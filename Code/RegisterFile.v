==> flow/design.v <==
`timescale 1ns / 1ps
module RegisterFile(
input wire[3:0] RS,
input wire[3:0] RT,
input wire[3:0] RD,
input wire[23:0] WriteData,
input wire RegWrite,
input wire Clock,
output wire[23:0] ReadRS,
output wire[23:0] ReadRT
    );
reg[23:0] Registers[15:0];
integer i;
initial 
begin
for(i=0;i<16;i=i+1)
    Registers[i] <= 24'd0; 
end
always @(posedge Clock)
begin
Registers[RD] <= WriteData;
end
assign ReadRS = Registers[RS];
assign ReadRT = Registers[RT];
endmodule
### Reports on RegisterFile

What the tools print for RegisterFile, step after step.
Line numbers count from 1 in the design file above.
Operators carry their Yosys type and port widths (W data, S select, Z words).
The mark -- stands for no value.

| inputs | value |
|---|---|
| top | RegisterFile |
| clock input | Clock |
| library | sky130hd |
| timing corner | tt_025C_1v80 |

### Elaborated design

Source: Yosys, flattened and elaborated, memories not mapped. Widths are those after wreduce; folded enables and synchronous resets count as part of the registers. Registers that Yosys merges into a memory's read port (data or address) are not register bits. Print and check cells do not count. Equal cells are merged and count once.
Memory sizes are those after Yosys's memory passes, which may raise the word count (mostly to a power of two), join words into wider ones and drop unused or constant bits.

| cells by class | value |
|---|---|
| $add $sub $neg | 0 |
| multiply operators | 0 |
| divide/modulo/power cells | 0 |
| order comparisons | 0 |
| equal/unequal tests | 0 |
| shift-type cells | 0 |
| multiplexer cells | 0 |
| bitwise logic cells | 0 |
| reductions and logical operators | 0 |

| storage and ports | value |
|---|---|
| flip-flop bits (word level) | 0 |
| bits in latches | 0 |
| RAM bits | 384 |
| bits in read-only memories | 0 |
| word width x clocked read ports | 0 |
| memories | 1 |
| output and inout bits | 48 |

Memory list:

| name | words | bits a word | read ports | wr ports | line | RTL |
|---|---|---|---|---|---|---|
| Registers | 16 | 24 | 2 | 1 | 12 | `reg[23:0] Registers[15:0];` |

### Logic depth

Yosys ltp: most cells in a row. Word level: on the elaborated netlist, between registers, memories and ports. Mapped: between sequential cells and ports; inverters and the memories' decode and read muxes count.

| depth | value |
|---|---|
| depth after elaboration | 0 |
| ABC_AREA | 1 |
| depth in mapped cells | 8 |
| depth with buffers taken out | 6 |

### Synthesis result

The flow's flattened synthesis, as Yosys stat reports it; memories are mapped. The netlist is that of the ABC_AREA named above (0 if unset); the other value can give another one.
Totals and module areas in this step are rounded.

| mapped netlist | value |
|---|---|
| mapped cells | 2448 |
| cell area after synthesis | 20290 sq um |
| area of sequential cells | 11530 sq um |
| mapped flip-flops | 384 |
| buffer cells | 156 |

Cells by type:

| cell type | count | total area (sq um) |
|---|---|---|
| sky130_fd_sc_hd__edfxtp_1 | 384 | 1.15E+04 |
| sky130_fd_sc_hd__nand3_1 | 672 | 3.36E+03 |
| sky130_fd_sc_hd__nand2_1 | 824 | 3.09E+03 |
| sky130_fd_sc_hd__inv_1 | 392 | 1.47E+03 |
| sky130_fd_sc_hd__buf_2 | 105 | 525.504 |
| sky130_fd_sc_hd__buf_1 | 22 | 82.579 |
| sky130_fd_sc_hd__buf_4 | 10 | 75.072 |
| sky130_fd_sc_hd__clkbuf_1 | 19 | 71.318 |
| sky130_fd_sc_hd__nor2_1 | 16 | 60.058 |
| sky130_fd_sc_hd__inv_2 | 4 | 15.014 |

### Worst setup path after synthesis

Source: OpenSTA report_checks on the synthesized netlist (no wires, ideal clock, input and output delay 20% of the period each), path of least setup slack; recovery checks are left aside. Register names are those of the netlist, which keeps one name where synthesis merged equal registers.

| timing post-synthesis | value |
|---|---|
| kind | input-to-output |
| from | in RS[1] |
| to | out ReadRS[8] |
| clock period | 6110 ps |
| external input delay | 1222 ps |
| launch time at the first pin | 1222 ps |
| data arrival time | 2052 ps |
| data required time | 4888 ps |
| setup slack | 2836 ps |
| path delay | 830 ps |
| stages | 7 |
| buffers on the path | 2 |
| synthesis period reached | 3274 ps |

"path delay" = arrival - input delay + setup time.
At an output port there is no setup time.
"stages": output pins that drive a net of the path, with the launching flip-flop's if there is one; two outputs of one cell count as two.
"synthesis period reached" = period - worst setup slack (recovery checks aside). The figure is calculated, with input and output delays left at 20% of the set period.
Between the ends stands the longest chain of elaborated cells between them, by number of cells; it is not shown to be the way that was timed. Of several equally long chains one is given.
Each line given opens the expression or statement behind the cell; cells for indexed reads and writes are added by Yosys, which also makes memories of some case tables.
The chain passes a memory read, where the word-level depth is cut; so it can be longer than that depth.

| between the ends, post-synthesis | value |
|---|---|
| path through | sky130_fd_sc_hd__buf_2 sky130_fd_sc_hd__inv_2 sky130_fd_sc_hd__clkbuf_1 sky130_fd_sc_hd__nand3_1 sky130_fd_sc_hd__nand3_1 sky130_fd_sc_hd__nand3_1 sky130_fd_sc_hd__nand2_1 |
| length of the longest elaborated chain | 1 |
| elaborated cells between the ends (all ways) | 1 |
| RTL lines with such cells | 1 |
| those cells by class | memory (1) |

Ends and longest elaborated chain, post-synthesis:

| item | line | RTL |
|---|---|---|
| start, declared | 3 | `input wire[3:0] RS,` |
| $mem_v2 Z16 W24 | 12 | `reg[23:0] Registers[15:0];` |
| end, declared | 9 | `output wire[23:0] ReadRS,` |

### Worst path after layout

Path of least setup slack in the final report of job 1 (OpenROAD, finished layout, wires in). Where an end is a register, its clock arrival counts in the times.
The report prints the path's times to 10 ps; the period is as set.

| timing after layout | value |
|---|---|
| kind | input-to-output |
| from | in RS[0] |
| to | out ReadRS[3] |
| clock period | 3770 ps |
| external input delay | 750 ps |
| launch time at the first pin | 750 ps |
| data arrival time | 2660 ps |
| data required time | 3020 ps |
| setup slack | 360 ps |
| stages | 8 |
| buffers on the path | 3 |

Between the ends stands the longest chain of elaborated cells between them, by number of cells; it is not shown to be the way that was timed. Of several equally long chains one is given.
The chain passes a memory read, where the word-level depth is cut; so it can be longer than that depth.

| between the ends, after layout | value |
|---|---|
| path through | sky130_fd_sc_hd__buf_6 sky130_fd_sc_hd__buf_4 sky130_fd_sc_hd__nand2_1 sky130_fd_sc_hd__nand3_1 sky130_fd_sc_hd__nand3_1 sky130_fd_sc_hd__nand3_1 sky130_fd_sc_hd__nand2_1 sky130_fd_sc_hd__clkdlybuf4s50_1 |
| length of the longest elaborated chain | 1 |
| elaborated cells between the ends (all ways) | 1 |
| RTL lines with such cells | 1 |
| those cells by class | memory (1) |

Ends and longest elaborated chain, after layout:

| item | line | RTL |
|---|---|---|
| start, declared | 3 | `input wire[3:0] RS,` |
| $mem_v2 Z16 W24 | 12 | `reg[23:0] Registers[15:0];` |
| end, declared | 9 | `output wire[23:0] ReadRS,` |

Lab notebook: RegisterFile

Settings and measured results of 2 stored flow runs for module RegisterFile (sky130hd), not sorted in any way. The constraints put input and output delay at 20% of the set period each and load the outputs with 0.01 pF.
By "clock period reached" is meant the clock period of the run minus its worst setup slack. This is arithmetic on one report: input and output delays are still those of the set period (20% each).
Results are given in rounded form.
Among the settings, -- means not set for that run.

| setting or result | job 1 | job 2 |
|---|---|---|
| period_ns | 3.77 | 2.49 |
| CORE_UTILIZATION | 64 | 46 |
| SETUP_SLACK_MARGIN | -0.06 | 0.37 |
| PLACE_DENSITY_LB_ADDON | 0.04 | 0.0 |
| HOLD_SLACK_MARGIN | -0.05 | -- |
| ABC_AREA | 1 | -- |
| GPL_TIMING_DRIVEN | 1 | -- |
| CAP_MARGIN | 20 | 20 |
| CORE_MARGIN | 2 | 2 |
| SLEW_MARGIN | 20 | 20 |
| CORE_ASPECT_RATIO | -- | 1.19 |
| CELL_PAD_IN_SITES_GLOBAL_PLACEMENT | -- | 3 |
| CELL_PAD_IN_SITES_DETAIL_PLACEMENT | -- | 2 |
| MAX_ROUTING_LAYER | -- | met5 |
| utilization after layout | 0.735 | 0.612 |
| standard-cell area of the final layout (sq um) | 23060 | 22690 |
| lowest setup slack (ps) | 358 | -71 |
| clock period reached (ps) | 3412 | 2561 |
| area of the die (sq um) | 33140 | 39080 |
| chip area in the Yosys report (sq um) | 20290 | 17250 |
